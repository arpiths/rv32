==> flow/design.v <==
`timescale 1ns / 1ps
module Read(clk,PC,br_ctrl,rst,ins_dec_in,
            alu_out,alu_reg_w_en,alu_rd,
            wb_val,wb_en,wb_reg,
            alu_in1,alu_in2,alu_in3,ins_dec_out,pc2
            );
    input clk,rst,wb_en,alu_reg_w_en,br_ctrl;
    input [31:0]ins_dec_in,alu_out,wb_val,PC;
    input[4:0] wb_reg,alu_rd;
    output reg[31:0] ins_dec_out,alu_in3,pc2, alu_in1,alu_in2;
    wire[4:0] rs1,rs2;
    assign rs1=ins_dec_in[19:15];
    assign rs2=ins_dec_in[24:20]; 
    wire[31:0] rso1,rso2;
    regf regfile(clk,rst,wb_en,br_ctrl,
        rs1,rs2,wb_reg,
        wb_val,
        rso1,rso2);
    reg[31:0] nop;
    initial begin
        nop=32'h000033; 
    end
    reg[31:0] hz1,hz2;
    reg[4:0] d1,d2,r1,r2;  
    integer i;
    reg en1,en2,z;   
    reg[31:0] v1,v2,ro1,ro2,pc1,ins;      
    reg[6:0] op;
    reg [31:0] imm1,imm2,imm3,imm4,imm5;
    always@(posedge clk) begin
        ins_dec_out <= br_ctrl == 1 ? nop : ins_dec_in;
        v2 <=wb_val;
        d2 <=wb_reg;  
        pc2 <= PC;
        en2 <= wb_en;
        r1 <= ins_dec_in[19:15];
        r2 <= ins_dec_in[24:20];
        en1 <= alu_reg_w_en;
       imm1 = {ins_dec_in[31:12],12'b0};  
       imm2 = $signed({ins_dec_in[31],ins_dec_in[19:12],ins_dec_in[20],ins_dec_in[30:21],1'b0});        
       imm3 = $signed({ins_dec_in[31],ins_dec_in[7],ins_dec_in[30:25],ins_dec_in[11:8],1'b0});   
       imm4 = $signed(ins_dec_in[31:20]);         
       imm5 = $signed({ins_dec_in[31:25],ins_dec_in[11:7]});          
    end
    always@(*)begin
        casez(ins_dec_out[6:0])                
            7'b0110011:begin alu_in3 = 0 ; end    
            7'b0010011:begin alu_in3 = imm4 ; end    
            7'b0000011:begin alu_in3 = imm4 ; end    
            7'b0100011:begin alu_in3 = imm5 ; end  
            7'b0110111:begin alu_in3 = imm1 ;  end   
            7'b1101111:begin alu_in3 = imm2 ;  end 
            7'b0010111:begin alu_in3 = imm4 ; end  
            7'b1100011:begin alu_in3 = imm3 ; end  
            default: begin  
                alu_in3 = 0;
            end
        endcase
     hz1  = r1 == 0 ? 0: (wb_en == 1 ? (wb_reg == r1 ? wb_val : rso1) : rso1 );
     hz2  = r2 == 0 ? 0: (wb_en == 1 ? (wb_reg == r2 ? wb_val : rso2) : rso2 );
     if(br_ctrl == 1)begin
        alu_in1=0;
        alu_in2=0;
     end
     else begin    
         alu_in1 = r1 == 0 ? 0 :(alu_reg_w_en == 1 ? (alu_rd == r1 ? alu_out : hz1) : hz1 );
         alu_in2 = r2 == 0 ? 0 :(alu_reg_w_en == 1 ? (alu_rd == r2 ? alu_out : hz2) : hz2 );
     end   
    end
endmodule
module regf( clk,rst,wen1,br_ctrl,
        rs1,rs2,wr1,
        wval1,
        rso1,rso2);
    input clk,rst,wen1,br_ctrl;
    input[4:0] rs1,rs2,wr1;
    input[31:0] wval1;
    output reg[31:0] rso1,rso2;
    reg[31:0] mem[0:31]; 
    integer i;
    always@(posedge clk)begin
        if(rst==1)begin
            for (i = 0; i < 32; i = i + 1)
                mem[i] <= 0;
        end
        else begin
            if(wen1==1)begin 
                mem[wr1] <= wr1==0? 0: wval1;
            end
            else begin
                mem[0] <= 0;
            end
        end
    end
    always@(negedge clk)begin
        if(rst==1)begin
            rso1<=0;
            rso2<=0;
        end
        else begin
            rso1<=mem[rs1];
            rso2<=mem[rs2];        
        end
    end
endmodule
* From RTL to reports: Read
What the tools print for Read, step after step.
Lines are those of the file above, counted from 1.
Operators carry their Yosys type and port widths (W data, S select, Z words).
Cell names lack the library's common part.
The mark - stands for no value.
- Top :: Read
- Clock :: clk
- Cell library :: sky130hd
- Corner :: tt_025C_1v80

* After elaboration
Yosys after proc, flatten, opt, wreduce and memory -nomap, before mapping. Enables and synchronous resets that opt folds into registers are not counted as muxes. Print and check cells are not counted. Equal cells are merged and count once.
Memory sizes are those after Yosys's memory passes, which may raise the word count (mostly to a power of two), join words into wider ones and drop unused or constant bits.
- Reduce/logical cells :: 4
- Mux-type cells :: 23
- Equal/unequal tests :: 11
** Operators with widths (count)
- $mux W32 :: 15
- $pmux W32 S5 :: 1
- $eq A5 B5 Y1 :: 4
- $logic_not A5 Y1 :: 3
- $eq A7 B5 Y1 const B :: 2
- $eq A7 B6 Y1 const B :: 2
- $eq A7 B7 Y1 const B :: 2
- $mux W5 :: 2
- $eq A7 B2 Y1 const B :: 1
- $mux W1 :: 5
- $reduce_or A3 Y1 :: 1
- Input bits :: 143
- Memories kept :: 1
- Word-level cells :: 48
- Register bits :: 150
- Bits in writable memories :: 1024
** Memory list
- regfile.mem :: depth 32, bits a word 32, RTL line 79 : reg[31:0] mem[0:31];

* Longest topological paths
Yosys ltp: most cells in a row. Word level: on the elaborated netlist, between registers, memories and ports. Mapped: between sequential cells and ports; inverters and the memories' decode and read muxes count.
- Depth in word-level cells :: 7
- ABC_AREA :: 0
- Gate-level depth with buffers :: 8
- Depth with buffers taken out :: 4

* Netlist
The flow's flattened synthesis, as Yosys stat reports it; memories are mapped. The netlist is that of the ABC_AREA named above (0 if unset); the other value can give another one.
- Standard cells after synthesis :: 4182
- Synthesis area :: 58108.2 um2
- Sequential area :: 33812.4 um2
- Flip-flop cells :: 1177
** Cells by type (count)
- edfxtp_1 :: 1024
- mux4_2 :: 448
- nor2_1 :: 1008
- dfxtp_1 :: 153
- mux2i_1 :: 256
- clkbuf_1 :: 215
- a31oi_1 :: 128
- buf_2 :: 155
- a221o_1 :: 64
- o21ai_0 :: 112
- buf_6 :: 44
- a22oi_1 :: 65
- o31ai_1 :: 64
- a221oi_1 :: 46
- nand2_1 :: 107
- nand3_1 :: 64
- buf_4 :: 40
- nor2b_1 :: 39
Other cell types: 28; their cells: 150.
The figures by module come from a second, unflattened synthesis with its own total; it is not the netlist above.
- Cells (unflattened synthesis) :: 4155
- Area total of the unflattened synthesis :: 57766.7 um2
Rows give one instance, submodules left out.
** By module
- regf :: cells 3653, seq. area 32030.7 um2, area 53657.7 um2, instances 1
- Read :: cells 502, seq. area 1781.7 um2, area 4108.9 um2, instances 1

# Flow runs of Read

Top module Read; platform sky130hd; tools Yosys and OpenROAD; 2 stored runs in no particular order. Input and output delays are each 20% of the period that was set; the output load is 0.01 pF.
"total power after layout" is the tool's figure for a default switching activity; nothing was simulated.

** Run 1
- Settings :: period_ns=3.06; CORE_UTILIZATION=64; SETUP_SLACK_MARGIN=-0.16; PLACE_DENSITY=0.86; CORE_ASPECT_RATIO=0.65; ABC_AREA=0; GPL_ROUTABILITY_DRIVEN=1; CAP_MARGIN=0; SLEW_MARGIN=25; CORE_MARGIN=2
- Setup total negative slack :: -54.715 ns
- Total power after layout :: 40328 µW
- Setup slack of the worst path :: -0.880 ns
- Worst hold slack in the final report :: 0.302 ns
- Standard-cell area after layout :: 72478.3 um2
- Final utilization :: 80.3%
- Chip area after synthesis (Yosys) :: 58108.2 um2
- Area of the die :: 93275.3 um2

** Run 2
- Settings :: period_ns=7.45; CORE_UTILIZATION=45; SETUP_SLACK_MARGIN=0.53; PLACE_DENSITY=0.74; HOLD_SLACK_MARGIN=-0.05; CELL_PAD_IN_SITES_DETAIL_PLACEMENT=2; ABC_AREA=1; GPL_TIMING_DRIVEN=1; GPL_ROUTABILITY_DRIVEN=0; CAP_MARGIN=20; SLEW_MARGIN=10; CORE_MARGIN=2
- Outcome :: no results, placement failed with DPL-0033
